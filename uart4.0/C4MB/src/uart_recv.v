==> flow/design.v <==
module uart_recv(
    input			     sys_clk,                   
    input              sys_rst_n,                 
    input              uart_rxd,                  
    output  reg        uart_done,                 
    output  reg        rx_flag,                   
    output  reg [3:0]  rx_cnt,                    
    output  reg [7:0]  rxdata,
    output  reg [7:0]  uart_data                  
    );
parameter  CLK_FREQ = 50000000;                 
parameter  UART_BPS = 9600;                     
localparam  BPS_CNT  = CLK_FREQ/UART_BPS;       
reg        uart_rxd_d0;
reg        uart_rxd_d1;
reg [15:0] clk_cnt;                               
wire       start_flag;
assign  start_flag = uart_rxd_d1 & (~uart_rxd_d0);    
always @(posedge sys_clk or negedge sys_rst_n) begin 
    if (!sys_rst_n) begin 
        uart_rxd_d0 <= 1'b0;
        uart_rxd_d1 <= 1'b0;          
    end
    else begin
        uart_rxd_d0  <= uart_rxd;                   
        uart_rxd_d1  <= uart_rxd_d0;
    end   
end
always @(posedge sys_clk or negedge sys_rst_n) begin         
    if (!sys_rst_n)                                  
        rx_flag <= 1'b0;
    else begin
        if(start_flag)                           
            rx_flag <= 1'b1;                     
        else if((rx_cnt == 4'd9) && (clk_cnt == BPS_CNT/2))
            rx_flag <= 1'b0;                     
        else
            rx_flag <= rx_flag;
    end
end
always @(posedge sys_clk or negedge sys_rst_n) begin         
    if (!sys_rst_n)                             
        clk_cnt <= 16'd0;                                  
    else if ( rx_flag ) begin              
        if (clk_cnt < BPS_CNT - 1)
            clk_cnt <= clk_cnt + 1'b1;
        else
            clk_cnt <= 16'd0;              
    end
    else                              				
        clk_cnt <= 16'd0;						 
end
always @(posedge sys_clk or negedge sys_rst_n) begin         
    if (!sys_rst_n)                             
        rx_cnt  <= 4'd0;
    else if ( rx_flag ) begin                 
        if (clk_cnt == BPS_CNT - 1)				 
            rx_cnt <= rx_cnt + 1'b1;			 
        else
            rx_cnt <= rx_cnt;       
    end
	 else
        rx_cnt  <= 4'd0;						 
end
always @(posedge sys_clk or negedge sys_rst_n) begin 
    if ( !sys_rst_n)  
        rxdata <= 8'd0;                                     
    else if(rx_flag)                             
        if (clk_cnt == BPS_CNT/2) begin          
            case ( rx_cnt )
             4'd1 : rxdata[0] <= uart_rxd_d1;    
             4'd2 : rxdata[1] <= uart_rxd_d1;
             4'd3 : rxdata[2] <= uart_rxd_d1;
             4'd4 : rxdata[3] <= uart_rxd_d1;
             4'd5 : rxdata[4] <= uart_rxd_d1;
             4'd6 : rxdata[5] <= uart_rxd_d1;
             4'd7 : rxdata[6] <= uart_rxd_d1;
             4'd8 : rxdata[7] <= uart_rxd_d1;    
             default:;                                    
            endcase
        end
        else 
            rxdata <= rxdata;
    else
        rxdata <= 8'd0;
end
always @(posedge sys_clk or negedge sys_rst_n) begin        
    if (!sys_rst_n) begin
        uart_data <= 8'd0;                               
        uart_done <= 1'b0;
    end
    else if(rx_cnt == 4'd9) begin                
        uart_data <= rxdata;                     
        uart_done <= 1'b1;                       
    end
    else begin
        uart_data <= 8'd0;                                   
        uart_done <= 1'b0; 
    end    
end
endmodule	
# Step by step through the tools: uart_recv
# The steps from the RTL of uart_recv to its reports follow in flow order.
# Lines are those of the file above, counted from 1.
# Library cell names are shortened.
# A cell with -- has no value.
[inputs]
design = "uart_recv"
clock = "sys_clk"
lib = "sky130hd"
corner = "tt_025C_1v80"

# Word level
# Yosys after proc, flatten, opt, wreduce and memory -nomap, before mapping. Memory bits, and registers merged into a memory's read port (data or address), are not among the register bits. Print and check cells are not counted. Equal cells are merged and count once.
[bits]
register_bits = 40
word_cells = 83
[classes]
n_addsub = 2
n_cmp = 1
equal = 21
muxes = 32
n_logic = 2
reduce_and_logical = 10
[op_table]
columns = ["op", "count"]
rows = [
  ["16-bit two-way mux", 2],
  ["1-bit two-way mux", 27],
  ["2-bit by 1-bit inequality test with 1-bit output with constant B", 10],
  ["16-bit by 1-bit adder with 16-bit output with constant B", 1],
  ["16-bit by 12-bit == test with 1-bit output with constant B", 1],
  ["16-bit by 13-bit less-than comparator with 1-bit output with constant B", 1],
  ["16-bit by 13-bit == test with 1-bit output with constant B", 1],
  ["2-bit AND reduction", 8],
  ["4-bit by 3-bit == test with 1-bit output with constant B", 4],
  ["4-bit by 2-bit == test with 1-bit output with constant B", 2],
  ["4-bit == test with constant B", 2],
  ["8-bit two-way mux", 1],
  ["4-bit two-way mux", 2],
  ["4-bit by 1-bit adder with 4-bit output with constant B", 1],
  ["4-bit by 1-bit == test with 1-bit output with constant B", 1],
  ["2-bit nonzero test", 1],
  ["1-bit bitwise AND", 1],
  ["1-bit logical AND", 1],
  ["1-bit NOT", 1],
]

# Longest topological paths
# Yosys ltp: most cells in a row. Word level: on the elaborated netlist, between registers, memories and ports. Mapped: between sequential cells and ports; inverters and the memories' decode and read muxes count.
[depth]
word_depth = 4
abc_area = 0
depth_mapped = 7
mapped_depth_nobuf = 6

# Synthesis result
# The flow's flattened synthesis, as Yosys stat reports it; memories are mapped. The netlist is that of the ABC_AREA named above (0 if unset); the other value can give another one.
[by_type]
columns = ["cell", "count"]
rows = [
  ["dfrtp_1", 40],
  ["xnor2_1", 9],
  ["ha_1", 6],
  ["nor2_1", 17],
  ["and2_1", 8],
  ["inv_1", 12],
  ["nand2_1", 12],
  ["o31ai_1", 6],
  ["nand3_1", 8],
  ["a21oi_1", 6],
  ["nor3_1", 6],
  ["nor4bb_1", 3],
  ["o211ai_1", 4],
  ["nand4_1", 4],
  ["clkbuf_1", 6],
  ["mux2i_1", 2],
  ["nor4_1", 3],
  ["o311ai_0", 2],
]
# Not listed: further types 17, cells in them 21.
[mapped]
cells = 175
mapped_area_um2 = 1821.7
seqArea_um2 = 1001.0
flip_flops = 40
n_buf = 6

# Timing after synthesis
# Path of least setup slack by OpenSTA after synthesis, without wires, with an ideal clock, recovery checks aside; 20% of the period is set as input and as output delay. Where synthesis merged equal registers, the netlist keeps one of their names.
[synth_path]
path_type = "flip-flop to flip-flop"
from = "reg clk_cnt[14]"
to = "reg rx_cnt[3]"
period_ns = 3.17
setup_time_ns = 0.078
t_first_pin_ns = 0.000
t_arrival_ns = 1.884
required_time_ns = 3.092
setup_slack_ns = 1.209
path_delay_ns = 1.962
stages = 5
period_less_setup_slack_ns = 1.961
# "path_delay_ns" is the arrival time less input delay plus setup time.
# "stages": output pins that drive a net of the path, with the launching flip-flop's if there is one; two outputs of one cell count as two.
# "period_less_setup_slack_ns" is the clock period less the worst setup slack; recovery checks do not enter. This is arithmetic on one report: input and output delays are still those of the set period (20% each).
# Between the ends stands the longest chain of elaborated cells between them, by number of cells; it is not shown to be the way that was timed. Of several equally long chains one is given.
# A line is the first line of the expression or statement that the cell stems from. Yosys adds cells for indexed reads and writes and turns some case tables into memories.
# A register here has more assigning lines than the two given.
[synth_between]
cell_sequence = "dfrtp_1 or3_1 or4_4 or4_1 a21oi_1"
elab_chain_cells = 3
[synth_lines]
columns = ["element", "line_no", "source"]
rows = [
  ["start: declaration", 16, "reg [15:0] clk_cnt;"],
  ["start: assignment", 43, "clk_cnt <= 16'd0;"],
  ["start: assignment", 46, "clk_cnt <= clk_cnt + 1'b1;"],
  ["16-bit by 13-bit == test with 1-bit output", 57, "if (clk_cnt == BPS_CNT - 1)"],
  ["4-bit two-way mux", 57, ""],
  ["4-bit two-way mux", 56, "else if ( rx_flag ) begin"],
  ["end: assignment", 58, "rx_cnt <= rx_cnt + 1'b1;"],
  ["end: assignment", 60, "rx_cnt <= rx_cnt;"],
  ["end: declaration", 7, "output  reg [3:0]  rx_cnt,"],
]

# Timing after layout
# From the final timing report of record 1: the path of least setup slack in the routed layout; clock arrival at registers is part of the times.
[layout_path]
path_type = "flip-flop to flip-flop"
from = "reg clk_cnt[14]"
to = "reg rx_cnt[2]"
period_ns = 2.08
setup_time_ns = 0.07
t_first_pin_ns = 0.29
t_arrival_ns = 2.11
required_time_ns = 2.30
setup_slack_ns = 0.19
stages = 5
# Between the ends stands the longest chain of elaborated cells between them, by number of cells; it is not shown to be the way that was timed. Of several equally long chains one is given.
# A register here has more assigning lines than the two given.
[layout_between]
cell_sequence = "dfrtp_1 or3_1 or4_4 or4_4 a21oi_2"
elab_chain_cells = 3
[layout_lines]
columns = ["element", "line_no", "source"]
rows = [
  ["start: declaration", 16, "reg [15:0] clk_cnt;"],
  ["start: assignment", 43, "clk_cnt <= 16'd0;"],
  ["start: assignment", 46, "clk_cnt <= clk_cnt + 1'b1;"],
  ["16-bit by 13-bit == test with 1-bit output", 57, "if (clk_cnt == BPS_CNT - 1)"],
  ["4-bit two-way mux", 57, ""],
  ["4-bit two-way mux", 56, "else if ( rx_flag ) begin"],
  ["end: assignment", 58, "rx_cnt <= rx_cnt + 1'b1;"],
  ["end: assignment", 60, "rx_cnt <= rx_cnt;"],
  ["end: declaration", 7, "output  reg [3:0]  rx_cnt,"],
]

# 2 stored runs of uart_recv in the flow (synthesis by Yosys, layout by OpenROAD, sky130hd cells), in arbitrary order. Constraints: input delay and output delay 20% of the set period each, output load 0.01 pF.
# "period_reached_ns": clock period set for the run, less the worst setup slack. It is reckoned from that one timing run; input and output delays stay at 20% of the period that was set.
# "critical_path_time_ns" = time allowed to the worst setup path (clock period - input delay - output delay, where it has them) - its slack; a late launch clock adds to it, a late capture clock takes from it.
# By "totalPower_mw" is meant OpenSTA's value without simulated activity: inputs other than the clock are taken to toggle once in ten clock periods, and the tool carries that through the logic.

[[run]]
name = "record 1"
[run.settings]
period_ns = 2.08
SETUP_SLACK_MARGIN = 0.41
CAP_MARGIN = 20
CORE_MARGIN = 2
CORE_UTILIZATION = 40
SLEW_MARGIN = 20
[run.results]
worst_setup_slack_ns = 0.194
tns_ns = 0.000
totalPower_mw = 1.356
dieArea_um2 = 5110.1
layout_stdcell_area_um2 = 2479.9
period_reached_ns = 1.886
post_route_util_pct = 56.6
critical_path_time_ns = 1.89
critical_path_type = "flip-flop to flip-flop"
post_synth_area_um2 = 1821.7

[[run]]
name = "record 2"
[run.settings]
period_ns = 3.05
CORE_UTILIZATION = 17
SETUP_SLACK_MARGIN = 0.7
CORE_ASPECT_RATIO = 0.86
CELL_PAD_IN_SITES_DETAIL_PLACEMENT = 0
TNS_END_PERCENT = 5
GPL_ROUTABILITY_DRIVEN = 1
CTS_CLUSTER_SIZE = 68
CAP_MARGIN = 20
CORE_MARGIN = 2
SLEW_MARGIN = 20
[run.results]
worst_setup_slack_ns = 0.922
tns_ns = 0.000
totalPower_mw = 1.045
dieArea_um2 = 11562.5
layout_stdcell_area_um2 = 2383.5
period_reached_ns = 2.128
post_route_util_pct = 22.5
critical_path_time_ns = 1.52
critical_path_type = "flip-flop to output port"
post_synth_area_um2 = 1821.7
