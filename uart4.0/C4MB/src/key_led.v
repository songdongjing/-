==> flow/design.v <==
module key_led(
    input               sys_clk  ,     
    input               sys_rst_n,     
    input        [3:0]  key,           
    output  reg  [3:0]  led            
    );
reg  [23:0] cnt;
reg  [1:0]  led_control;
always @ (posedge sys_clk or negedge sys_rst_n) begin
    if(!sys_rst_n)
        cnt<=24'd9_999_999;
    else if(cnt<24'd9_999_999)
        cnt<=cnt+1;
    else
        cnt<=0;
end 
always @(posedge sys_clk or negedge sys_rst_n) begin
    if (!sys_rst_n)
        led_control <= 2'b00;
    else if(cnt == 24'd9_999_999) 
        led_control <= led_control + 1'b1;
    else
        led_control <= led_control;
end
always @(posedge sys_clk or negedge sys_rst_n) begin
    if(!sys_rst_n) begin
          led<=4'b 0000;
    end
    else if(key[0]== 0)   
        case (led_control)
            2'b00   : led<=4'b1000;
            2'b01   : led<=4'b0100;
            2'b10   : led<=4'b0010;
            2'b11   : led<=4'b0001;
            default  : led<=4'b0000;
        endcase
    else if (key[1]==0)   
        case (led_control)
            2'b00   : led<=4'b0001;
            2'b01   : led<=4'b0010;
            2'b10   : led<=4'b0100;
            2'b11   : led<=4'b1000;
            default  : led<=4'b0000;
        endcase
    else if (key[2]==0)   
        case (led_control)
            2'b00   : led<=4'b1111;
            2'b01   : led<=4'b0000;
            2'b10   : led<=4'b1111;
            2'b11   : led<=4'b0000;
            default  : led<=4'b0000;
        endcase
    else if (key[3]==0)   
        led=4'b1111;
    else
        led<=4'b0000;     
end
endmodule 
=== From RTL to reports: key_led ===
Tool output for the design above, in the order of the flow.
Lines are those of the file above, counted from 1.
Operators carry their Yosys type and port widths (W data, S select, Z words).
Library cell names are shortened.
Not given: n/a

* Design top: key_led
* Clock port: sys_clk
* Cell library: sky130hd
* Timing corner: tt_025C_1v80

=== Word level ===
Source: Yosys, flattened and elaborated, memories not mapped. Widths are those after wreduce; folded enables and synchronous resets count as part of the registers. Registers that Yosys merges into a memory's read port (data or address) are not register bits. Print and check cells do not count. Equal cells are merged and count once.

* Flip-flop bits (word level): 30
* Input port bits: 6
* Output and inout bits: 4
* Cells after elaboration: 21

* Add/sub/neg operators: 2
* $lt $le $gt $ge: 1
* Eq/ne operators: 4
* Multiplexer cells: 8
* Reductions and logical operators: 3

{| class="wikitable"
|+ Operator list
! operator !! number
|-
| $pmux W4 S4 || 2
|-
| $add A24 B1 Y24 const B || 1
|-
| $lt A24 B24 Y1 const B || 1
|-
| $eq A24 B24 Y1 const B || 1
|-
| $mux W24 || 1
|-
| $mux W4 || 4
|-
| $pmux W4 S2 || 1
|-
| $eq A2 B2 Y1 const B || 2
|-
| $reduce_or A2 Y1 || 2
|-
| $add A2 B1 Y2 const B || 1
|-
| $eq A2 B1 Y1 const B || 1
|-
| $logic_not A2 Y1 || 1
|}

=== Longest topological paths ===
Longest topological path by Yosys (ltp), each cell counted once; first at word level (registers and memories cut), then after technology mapping (sequential cells cut; the memories' decode and read muxes count).

* Word-level depth: 6
* ABC_AREA: 0
* Mapped depth: 7
* Mapped depth without buffers: 6

=== Mapped cells and area ===
Source: synth_stat.txt of the flow (Yosys; design flattened, memories mapped). It holds for the ABC_AREA given above (unset counts as 0); a run with the other value may have another netlist.
Totals and module areas in this step are rounded.

{| class="wikitable"
|+ Cell types
! cell !! number !! total area (um2)
|-
| dfrtp_1 || 16 || 400.384
|-
| dfstp_2 || 14 || 367.853
|-
| nor2_1 || 28 || 105.101
|-
| xor2_1 || 12 || 105.101
|-
| xnor2_1 || 11 || 96.342
|-
| ha_1 || 6 || 75.072
|-
| nand3_1 || 9 || 45.043
|-
| nor4_4 || 2 || 42.541
|-
| nand4_1 || 6 || 37.536
|-
| o22a_1 || 4 || 35.034
|-
| nand2_1 || 9 || 33.782
|-
| nor2b_1 || 5 || 31.28
|-
| nor3_1 || 5 || 25.024
|-
| and3_1 || 3 || 18.768
|-
| nand4_2 || 1 || 12.512
|-
| nor4_2 || 1 || 12.512
|-
| buf_6 || 1 || 11.261
|-
| mux2_1 || 1 || 11.261
|}

Other cell types: 13; their cells: 14.

* Mapped cells: 148
* Chip area (Yosys): 1600 um2
* Sequential area: 770 um2
* Flip-flop cells: 30
* Buffers: 1

=== Worst setup path after synthesis ===
Path of least setup slack by OpenSTA after synthesis, without wires, with an ideal clock, recovery checks aside; 20% of the period is set as input and as output delay. Where synthesis merged equal registers, the netlist keeps one of their names.

* Kind: reg-to-reg
* Start point: register cnt[0]
* End point: register cnt[18]
* Clock period: 3160 ps
* Library setup time: 122 ps
* Launch time at the first pin: 0 ps
* Data arrival time: 1589 ps
* Data required time: 3038 ps
* Path slack: 1449 ps
* Delay of the path: 1711 ps
* Driving pins on the path: 7
* Buffers on the path: 0
* Synthesis period reached: 1711 ps

"delay of the path" = arrival - input delay + setup time.
"driving pins on the path" counts driving pins, that of a launching flip-flop among them; a cell with two outputs on the path counts twice.
"synthesis period reached" is the clock period less the worst setup slack; recovery checks do not enter. This is arithmetic on one report: input and output delays are still those of the set period (20% each).
Between the ends stands the longest chain of elaborated cells between them, by number of cells; it is not shown to be the way that was timed. Of several equally long chains one is given.
A line is the first line of the expression or statement that the cell stems from. Yosys adds cells for indexed reads and writes and turns some case tables into memories.
A register here has more assigning lines than the two given.

* Path through: dfstp_2 > ha_1 > nand3_1 > nor4_2 > nand4_1 > xor2_1 > nor2_1
* Length of the longest elaborated chain: 2
* Elaborated cells between the ends (all ways): 3
* Source lines of those cells: 2
* Those cells by class: 1 x add/sub; 1 x compare; 1 x mux

{| class="wikitable"
|+ Ends and longest elaborated chain, after synthesis
! what !! line !! text
|-
| start: declaration || 7 || <nowiki>reg  [23:0] cnt;</nowiki>
|-
| start: assignment || 11 || <nowiki>cnt<=24'd9_999_999;</nowiki>
|-
| start: assignment || 13 || <nowiki>cnt<=cnt+1;</nowiki>
|-
| $add A24 B1 Y24 || 13 ||
|-
| $mux W24 || 12 || <nowiki>else if(cnt<24'd9_999_999)</nowiki>
|-
| end: assignment || 11 ||
|-
| end: assignment || 13 ||
|-
| end: declaration || 7 ||
|}

=== Worst path after layout ===
Path of least setup slack in the final report of record 1 (OpenROAD, finished layout, wires in). Where an end is a register, its clock arrival counts in the times.
The report prints the path's times to 10 ps; the period is as set.

* Kind: reg-to-reg
* Start point: register cnt[17]
* End point: register cnt[23]
* Clock period: 1770 ps
* Library setup time: 60 ps
* Launch time at the first pin: 300 ps
* Data arrival time: 2010 ps
* Data required time: 2000 ps
* Path slack: -10 ps
* Driving pins on the path: 8
* Buffers on the path: 2

Between the ends stands the longest chain of elaborated cells between them, by number of cells; it is not shown to be the way that was timed. Of several equally long chains one is given.
A register here has more assigning lines than the two given.

* Path through: dfrtp_1 > buf_6 > o311a_1 > o31a_1 > a21oi_4 > buf_4 > nand2_2 > nor2_1
* Length of the longest elaborated chain: 2
* Elaborated cells between the ends (all ways): 3
* Source lines of those cells: 2
* Those cells by class: 1 x add/sub; 1 x compare; 1 x mux

{| class="wikitable"
|+ Ends and longest elaborated chain, after layout
! what !! line !! text
|-
| start: declaration || 7 || <nowiki>reg  [23:0] cnt;</nowiki>
|-
| start: assignment || 11 || <nowiki>cnt<=24'd9_999_999;</nowiki>
|-
| start: assignment || 13 || <nowiki>cnt<=cnt+1;</nowiki>
|-
| $add A24 B1 Y24 || 13 ||
|-
| $mux W24 || 12 || <nowiki>else if(cnt<24'd9_999_999)</nowiki>
|-
| end: assignment || 11 ||
|-
| end: assignment || 13 ||
|-
| end: declaration || 7 ||
|}

==> results <==
key_led through Yosys and OpenROAD on sky130hd: 2 stored runs, unordered, with their settings and measured results. The constraints put input and output delay at 20% of the set period each and load the outputs with 0.01 pF.
"reached clock period" is the run's clock period less its worst setup slack. It is reckoned from that one timing run; input and output delays stay at 20% of the period that was set.
"allowed time less slack (worst setup path)" means the part of the period allowed to the worst setup path (the constraints hold back 20% at inputs and 20% at outputs) less its slack; where the path has registers, the arrival times of their clocks count too.
"total power after layout" rests on the timing tool's default activity at the inputs, not on a simulated workload.
"allowed time less slack (worst setup path)" is given in steps of 10 ps.
The results are shown rounded.

=== Record 1 ===
{| class="wikitable"
! Setting !! Value
|-
| period_ns || 1.77
|-
| CORE_UTILIZATION || 33
|-
| CAP_MARGIN || 20
|-
| CORE_MARGIN || 2
|-
| SLEW_MARGIN || 20
|-
! Result !! Value
|-
| Standard-cell area of the final layout || 2200 um2
|-
| Setup slack of the critical path || -9 ps
|-
| Area of the die || 5300 um2
|-
| Total power after layout || 1400 uW
|-
| Sum of negative setup slack || -9 ps
|-
| Utilization of the finished layout || 0.46
|-
| Synthesized cell area || 1600 um2
|-
| Reached clock period || 1779 ps
|-
| Allowed time less slack (worst setup path) || 1780 ps
|-
| Worst setup path type || reg-to-reg
|}

=== Record 2 ===
{| class="wikitable"
! Setting !! Value
|-
| period_ns || 1.49
|-
| CORE_UTILIZATION || 35
|-
| PLACE_DENSITY_LB_ADDON || 0.17
|-
| CORE_ASPECT_RATIO || 0.78
|-
| CAP_MARGIN || 20
|-
| CORE_MARGIN || 2
|-
| SLEW_MARGIN || 20
|-
! Result !! Value
|-
| Standard-cell area of the final layout || 2500 um2
|-
| Setup slack of the critical path || -250 ps
|-
| Area of the die || 5100 um2
|-
| Total power after layout || 1600 uW
|-
| Sum of negative setup slack || -5200 ps
|-
| Utilization of the finished layout || 0.59
|-
| Synthesized cell area || 1600 um2
|-
| Reached clock period || 1740 ps
|-
| Allowed time less slack (worst setup path) || 1740 ps
|-
| Worst setup path type || reg-to-reg
|}
